==> flow/design.v <==
`timescale 1ns / 1ps
module mac_haar
#(parameter HEIGHT = 256,
            WIDTH = 256)
(
input clk, rst,
input [15:0] pixel_input,
output reg [15:0] pixel_output,
input i_valid,
output reg o_valid,
input [$clog2(WIDTH)-1:0] i_row_column_pointer,
input [$clog2(WIDTH)-1:0] i_pixel_pointer,
output reg [$clog2(WIDTH)-1:0] o_row_column_pointer,
output reg [$clog2(WIDTH)-1:0] o_pixel_pointer
    );
always @ (posedge clk) begin
    if (i_valid) begin
        pixel_output[15:8] <= (pixel_input[15:8] + pixel_input[7:0])>>1;
        if ( pixel_input[15:8] < pixel_input[7:0])
            pixel_output[7:0] <= 0;
        else
            pixel_output[7:0] <= (pixel_input[15:8] - pixel_input[7:0])>>1;
        o_pixel_pointer <= i_pixel_pointer;
        o_row_column_pointer <= i_row_column_pointer;
    end
    o_valid <= i_valid;
end    
endmodule
### From RTL to reports: mac_haar

What the tools print for mac_haar, step after step.
Lines are those of the file above, counted from 1.
A cell with - has no value.

| set-up | value |
|---|---|
| design top | mac_haar |
| clock input | clk |
| standard-cell library | sky130hd |
| library corner | tt_025C_1v80 |

### Word-level counts

Counts by Yosys on the flattened word-level netlist (proc, flatten, opt, wreduce; memories kept). Register bits leave out memories and registers merged into their read ports (data or address); mux counts leave out enables and synchronous resets folded into registers. Print and check cells are left out. Cells with the same type and inputs are merged into one.

| storage and ports | value |
|---|---|
| flip-flop bits (word level) | 31 |
| bits in latches | 0 |
| bits in writable memories | 0 |
| memory bits (read-only) | 0 |
| word width x clocked read ports | 0 |
| memories kept | 0 |
| elaborated cells | 8 |

| operators by class | value |
|---|---|
| $add $sub $neg | 2 |
| multipliers | 0 |
| div/mod/pow operators | 0 |
| magnitude comparators | 1 |
| equality and inequality tests | 0 |
| shift operators | 0 |
| multiplexer cells | 0 |
| bitwise operators | 0 |
| reduce/logical cells | 0 |

Operator list:

| kind | number |
|---|---|
| adder 8 bit | 1 |
| subtractor 8 bit | 1 |
| less-than comparator 8 bit | 1 |

### Longest topological paths

Depth = most cells in a row (Yosys ltp): at word level without a register or memory, in the mapped netlist without a sequential cell, where the memories' decode and read muxes count.

| logic depth | value |
|---|---|
| depth after elaboration | 1 |
| ABC_AREA | 0 |
| gate-level depth with buffers | 8 |
| depth with buffers taken out | 7 |

### Synthesis result

Source: synth_stat.txt of the flow (Yosys; design flattened, memories mapped). It holds for the ABC_AREA given above (unset counts as 0); a run with the other value may have another netlist.
The area totals of this step are shown rounded.

Cell types:

| cell type | number | total area (µm²) |
|---|---|---|
| sky130_fd_sc_hd__edfxtp_1 | 30 | 900.864 |
| sky130_fd_sc_hd__ha_1 | 13 | 162.656 |
| sky130_fd_sc_hd__inv_1 | 13 | 48.797 |
| sky130_fd_sc_hd__fa_1 | 2 | 40.038 |
| sky130_fd_sc_hd__xnor2_1 | 4 | 35.034 |
| sky130_fd_sc_hd__nor2_1 | 9 | 33.782 |
| sky130_fd_sc_hd__a21oi_1 | 6 | 30.029 |
| sky130_fd_sc_hd__nand2_1 | 7 | 26.275 |
| sky130_fd_sc_hd__xor2_1 | 3 | 26.275 |
| sky130_fd_sc_hd__nor2b_1 | 4 | 25.024 |
| sky130_fd_sc_hd__a211oi_1 | 3 | 22.522 |
| sky130_fd_sc_hd__dfxtp_1 | 1 | 20.019 |
| sky130_fd_sc_hd__o22ai_4 | 1 | 20.019 |
| sky130_fd_sc_hd__o31a_1 | 2 | 17.517 |
| sky130_fd_sc_hd__a311oi_2 | 1 | 15.014 |
| sky130_fd_sc_hd__buf_4 | 2 | 15.014 |
| sky130_fd_sc_hd__o21a_1 | 2 | 15.014 |
| sky130_fd_sc_hd__o21ai_0 | 3 | 15.014 |

Not listed: further types 17, cells in them 21.

| mapped netlist | value |
|---|---|
| cells in the netlist | 127 |
| mapped area | 1624 µm² |
| sequential area | 920.9 µm² |
| mapped flip-flops | 31 |
| buffers | 5 |

### Path before layout

OpenSTA on the mapped netlist: ideal clock, no wires. The path of least setup slack (recovery checks aside). Input and output delay are each 20% of the period. Register names are those of the netlist, which keeps one name where synthesis merged equal registers.

| timing path after synthesis | value |
|---|---|
| kind | input to register |
| start point | input pixel_input[2] |
| end point | register pixel_output[3] |
| period | 2810 ps |
| external input delay | 562 ps |
| time at the first pin | 562 ps |
| arrival time | 1894 ps |
| data required time | 2545 ps |
| setup slack | 651 ps |
| path delay | 1597 ps |
| driving pins on the path | 8 |
| buffers on the path | 1 |
| synthesis period reached | 2159 ps |

"path delay" = arrival - input delay + setup time.
"driving pins on the path": output pins that drive a net of the path, with the launching flip-flop's if there is one; two outputs of one cell count as two.
"synthesis period reached" is the clock period less the worst setup slack; recovery checks do not enter. This is arithmetic on one report: input and output delays are still those of the set period (20% each).
The rows between start and end are the longest chain of elaborated cells between them; the timing report does not say that the signal goes this way. Where chains are equally long, one stands for them.
Each line given opens the expression or statement behind the cell; cells for indexed reads and writes are added by Yosys, which also makes memories of some case tables.

| between the ends, after synthesis | value |
|---|---|
| path through | sky130_fd_sc_hd__inv_1 > sky130_fd_sc_hd__ha_1 > sky130_fd_sc_hd__buf_6 > sky130_fd_sc_hd__nor2b_4 > sky130_fd_sc_hd__o31a_1 > sky130_fd_sc_hd__o31a_1 > sky130_fd_sc_hd__o22ai_4 > sky130_fd_sc_hd__a211oi_1 |
| length of the longest elaborated chain | 1 |
| elaborated cells on any way between the ends | 2 |
| RTL lines with such cells | 2 |

RTL lines, path after synthesis:

| item | RTL line | RTL |
|---|---|---|
| start, declared | 7 | `input [15:0] pixel_input,` |
| subtractor 8 bit | 22 | `pixel_output[7:0] <= (pixel_input[15:8] - pixel_input[7:0])>>1;` |
| end, assigned | 20 | `pixel_output[7:0] <= 0;` |
| end, assigned | 22 |  |
| end, declared | 8 | `output reg [15:0] pixel_output,` |

### Timing after layout

Path of least setup slack in the final report of run 1 (OpenROAD, finished layout, wires in). Where an end is a register, its clock arrival counts in the times.
The report prints the path's times to 10 ps; the period is as set.

| timing path post-layout | value |
|---|---|
| kind | input to register |
| start point | input pixel_input[1] |
| end point | register pixel_output[13] |
| period | 2200 ps |
| external input delay | 440 ps |
| time at the first pin | 440 ps |
| arrival time | 2010 ps |
| data required time | 2220 ps |
| setup slack | 210 ps |
| driving pins on the path | 9 |
| buffers on the path | 2 |

The rows between start and end are the longest chain of elaborated cells between them; the timing report does not say that the signal goes this way. Where chains are equally long, one stands for them.

| between the ends, post-layout | value |
|---|---|
| path through | sky130_fd_sc_hd__dlygate4sd2_1 > sky130_fd_sc_hd__inv_1 > sky130_fd_sc_hd__buf_4 > sky130_fd_sc_hd__fa_2 > sky130_fd_sc_hd__o21bai_2 > sky130_fd_sc_hd__a21oi_2 > sky130_fd_sc_hd__o21bai_1 > sky130_fd_sc_hd__a21oi_1 > sky130_fd_sc_hd__xor2_1 |
| length of the longest elaborated chain | 1 |
| elaborated cells on any way between the ends | 1 |
| RTL lines with such cells | 1 |

RTL lines, path post-layout:

| item | RTL line | RTL |
|---|---|---|
| start, declared | 7 | `input [15:0] pixel_input,` |
| adder 8 bit | 18 | `pixel_output[15:8] <= (pixel_input[15:8] + pixel_input[7:0])>>1;` |
| end, assigned | 18 |  |
| end, declared | 8 | `output reg [15:0] pixel_output,` |

Add stored flow runs of mac_haar

Module mac_haar, platform sky130hd: 2 stored runs of the flow (Yosys, OpenROAD) with differing settings, in no particular order. Input and output delays are each 20% of the period that was set; the output load is 0.01 pF.
"reached clock period" = clock period - worst setup slack. The figure is calculated, with input and output delays left at 20% of the set period.
"worst path time" means the part of the period allowed to the worst setup path (the constraints hold back 20% at inputs and 20% at outputs) less its slack; where the path has registers, the arrival times of their clocks count too.
"power consumption" rests on the timing tool's default activity at the inputs, not on a simulated workload.
"worst path time" is known to 10 ps.
Measured values are rounded.
Settings: - = not set for that run.
Results: - = not shown.

| setting or result | run 1 | run 2 |
|---|---|---|
| period_ns | 2.2 | 1.43 |
| SETUP_SLACK_MARGIN | 0.17 | - |
| CAP_MARGIN | 20 | 40 |
| CORE_MARGIN | 2 | 9 |
| CORE_UTILIZATION | 40 | 32 |
| SLEW_MARGIN | 20 | 0 |
| PLACE_DENSITY_LB_ADDON | - | 0.19 |
| HOLD_SLACK_MARGIN | - | 0.01 |
| CELL_PAD_IN_SITES_GLOBAL_PLACEMENT | - | 0 |
| CELL_PAD_IN_SITES_DETAIL_PLACEMENT | - | 2 |
| TNS_END_PERCENT | - | 25 |
| ABC_AREA | - | 1 |
| GPL_TIMING_DRIVEN | - | 0 |
| GPL_ROUTABILITY_DRIVEN | - | 0 |
| CTS_CLUSTER_SIZE | - | 30 |
| CTS_CLUSTER_DIAMETER | - | 124 |
| MIN_ROUTING_LAYER | - | met1 |
| synthesized cell area (µm²) | 1624 | - |
| area of the die (µm²) | 4586 | - |
| std-cell area (final layout) (µm²) | 2679 | - |
| final design utilization (%) | 67.9 | - |
| lowest setup slack (ps) | 214 | - |
| final setup TNS (ps) | 0 | - |
| smallest hold slack (ps) | 716 | - |
| power consumption (uW) | 1647 | - |
| reached clock period (ps) | 1986 | - |
| worst path time (ps) | 1550 | - |
| worst path kind | input to register | - |

Run 2: did not finish, routing stopped with DPL-0033
